==> flow/design.v <==
module key_led_ctrl (
    input            I_clk,      
    input            I_rst_n,    
    input            I_key,      
    output     [4:0] O_led   
);
  reg [4:0] led_r;
  assign    O_led = ~led_r;
  reg [1:0] key_sync;
  wire      key_pos;       
  always @(posedge I_clk or negedge I_rst_n) begin
    if (!I_rst_n)          key_sync <= 2'b00;
    else                   key_sync <= { key_sync[0], I_key };
  end
  assign key_pos = key_sync[0] & ~key_sync[1];
  reg [2:0] press_cnt;
  reg       dir;
  always @(posedge I_clk or negedge I_rst_n) begin
    if (!I_rst_n) begin
      press_cnt <= 3'd0;
      dir       <= 1'b1;
    end
    else if (key_pos) begin
      if (dir) begin
        if (press_cnt == 3'd5) begin
          dir       <= 1'b0;     
          press_cnt <= 3'd4;     
        end
        else begin
          press_cnt <= press_cnt + 1;
        end
      end
      else begin
        if (press_cnt == 3'd0) begin
          dir       <= 1'b1;    
          press_cnt <= 3'd1;     
        end
        else begin
          press_cnt <= press_cnt - 1;
        end
      end
    end
  end
  always @(posedge I_clk or negedge I_rst_n) begin
    if (!I_rst_n)
      led_r <= 5'b00000;
    else
      led_r <= ( (5'd1 << press_cnt) - 1 );
  end
endmodule
From RTL to reports: key_led_ctrl:

The steps from the RTL of key_led_ctrl to its reports follow in flow order.
Lines are those of the file above, counted from 1.
Cell names lack the library's common part.
The mark -- stands for no value.

* design top: key_led_ctrl
* clock: I_clk
* library: sky130hd
* timing corner: tt_025C_1v80

After elaboration:

Counts by Yosys on the flattened word-level netlist (proc, flatten, opt, wreduce; memories kept). Register bits leave out memories and registers merged into their read ports (data or address); mux counts leave out enables and synchronous resets folded into registers. Print and check cells are left out. Cells with the same type and inputs are merged into one.

* register bits after elaboration: 11
* bits of input ports: 3

* $add $sub $neg: 3
* equality and inequality tests: 1
* shift operators: 1
* multiplexer cells: 6
* bitwise gates (word level): 3
* reduce/logical cells: 1

Operators with widths (count)
* two-way mux 3 bit: 3
* left shift 1 x 3 -> 5 bit (first input constant): 1
* subtractor 5 x 1 -> 5 bit (second input constant): 1
* NOT 5 bit: 1
* adder 3 x 1 -> 3 bit (second input constant): 1
* subtractor 3 x 1 -> 3 bit (second input constant): 1
* == test 3 bit (second input constant): 1
* logical NOT 3 bit: 1
* two-way mux 1 bit: 3
* AND 1 bit: 1
* NOT 1 bit: 1

Depth:

Yosys ltp: most cells in a row. Word level: on the elaborated netlist, between registers, memories and ports. Mapped: between sequential cells and ports; inverters and the memories' decode and read muxes count.

* word-level depth: 3
* ABC_AREA: 1
* mapped depth: 7
* mapped depth without buffers: 7

Synthesis result:

Yosys stat after the flow's synthesis: flattened, memories mapped to cells. It holds for the ABC_AREA given above (unset counts as 0); a run with the other value may have another netlist.

* cell count: 52
* chip area (Yosys): 464.2 um^2
* flip-flop cells: 11
* buffers: 0

Cells by type (count)
* dfrtp_1: 10
* inv_1: 12
* nand2_1: 12
* dfstp_2: 1
* nand3_1: 4
* nor2_1: 5
* xor2_1: 2
* ha_1: 1
* nand2_2: 2
* a31oi_1: 1
* a21oi_1: 1
* o21ai_0: 1

Worst setup path after synthesis:

OpenSTA on the mapped netlist: ideal clock, no wires. The path of least setup slack (recovery checks aside). Input and output delay are each 20% of the period. Register names are those of the netlist, which keeps one name where synthesis merged equal registers.

* path kind: register -> register
* start point: reg press_cnt[0]
* end point: reg press_cnt[2]
* period: 1550 ps
* library setup time: 117 ps
* data arrival time: 979 ps
* slack: 454 ps
* path delay: 1096 ps
* stages: 7
* period reached after synthesis: 1096 ps

"path delay" = arrival - input delay + setup time.
"stages": output pins that drive a net of the path, with the launching flip-flop's if there is one; two outputs of one cell count as two.
"period reached after synthesis" is the clock period less the worst setup slack; recovery checks do not enter. This is arithmetic on one report: input and output delays are still those of the set period (20% each).
The rows between start and end are the longest chain of elaborated cells between them; the timing report does not say that the signal goes this way. Where chains are equally long, one stands for them.
Each line given opens the expression or statement behind the cell; cells for indexed reads and writes are added by Yosys, which also makes memories of some case tables.
At most two assigning lines are given for a register; there are more.

* path through: dfrtp_1 > nand2_2 > inv_1 > ha_1 > nand3_1 > nand3_1 > nand2_1
* length of the longest elaborated chain: 3
* elaborated cells between the ends (all ways): 7
* RTL lines with such cells: 5

Ends and longest elaborated chain, after synthesis
* start: declaration: line 16 `reg [2:0] press_cnt;`
* start: assignment: line 30 `press_cnt <= press_cnt + 1;`
* start: assignment: line 39 `press_cnt <= press_cnt - 1;`
* subtractor 3 x 1 -> 3 bit: line 39
* two-way mux 3 bit: line 34 `if (press_cnt == 3'd0) begin`
* two-way mux 3 bit: line 24 `if (dir) begin`
* end: assignment: line 30
* end: assignment: line 39
* end: declaration: line 16

Timing after layout:

From the final timing report of flow run 1: the path of least setup slack in the routed layout; clock arrival at registers is part of the times.
The path's times are printed in steps of 10 ps; the period is the one set.

* path kind: register -> output
* start point: reg led_r[4]
* end point: out O_led[4]
* period: 2460 ps
* output delay: 490 ps
* data arrival time: 1190 ps
* slack: 780 ps
* stages: 3

The rows between start and end are the longest chain of elaborated cells between them; the timing report does not say that the signal goes this way. Where chains are equally long, one stands for them.

* path through: dfrtp_1 > inv_1 > clkdlybuf4s50_1
* length of the longest elaborated chain: 1
* elaborated cells between the ends (all ways): 1
* RTL lines with such cells: 1

Ends and longest elaborated chain, post-layout
* start: declaration: line 7 `reg [4:0] led_r;`
* start: assignment: line 46 `led_r <= 5'b00000;`
* start: assignment: line 48 `led_r <= ( (5'd1 << press_cnt) - 1 );`
* NOT 5 bit: line 8 `assign    O_led = ~led_r;`
* end: declaration: line 5 `output     [4:0] O_led`

Subject: key_led_ctrl on sky130hd, stored results

Hello all,

Record of 2 stored runs of the RTL-to-layout flow on key_led_ctrl, platform sky130hd. The runs are unordered. Constraints: input delay and output delay 20% of the set period each, output load 0.01 pF.
By "period reached" is meant the clock period of the run minus its worst setup slack. This is arithmetic on one report: input and output delays are still those of the set period (20% each).
"total power of the final layout": no workload was simulated; the value follows from the tool's default switching activity.

### Flow run 1

Settings: `period_ns=2.46`, `CORE_UTILIZATION=26`, `SETUP_SLACK_MARGIN=0.03`, `PLACE_DENSITY_LB_ADDON=0.18`, `CORE_ASPECT_RATIO=0.76`, `CELL_PAD_IN_SITES_DETAIL_PLACEMENT=2`, `ABC_AREA=1`, `CAP_MARGIN=40`, `SLEW_MARGIN=40`, `MIN_ROUTING_LAYER=met1`, `CORE_MARGIN=2`

- Period reached: 1680 ps
- Post-synthesis cell area: 464.2 um^2
- Worst setup slack after layout: 780 ps
- Overall die area: 2142.6 um^2
- Total power of the final layout: 766.9 µW
- Standard-cell area of the final layout: 588.1 um^2

### Flow run 2

Settings: `period_ns=1.56`, `CORE_UTILIZATION=31`, `CORE_ASPECT_RATIO=0.76`, `CORE_MARGIN=7`, `CELL_PAD_IN_SITES_GLOBAL_PLACEMENT=3`, `CELL_PAD_IN_SITES_DETAIL_PLACEMENT=2`, `ABC_AREA=0`, `GPL_ROUTABILITY_DRIVEN=1`, `CAP_MARGIN=20`, `SLEW_MARGIN=20`

- Period reached: 1336 ps
- Post-synthesis cell area: 475.5 um^2
- Worst setup slack after layout: 224 ps
- Overall die area: 2836.4 um^2
- Total power of the final layout: 1170 µW
- Standard-cell area of the final layout: 595.6 um^2

Thanks
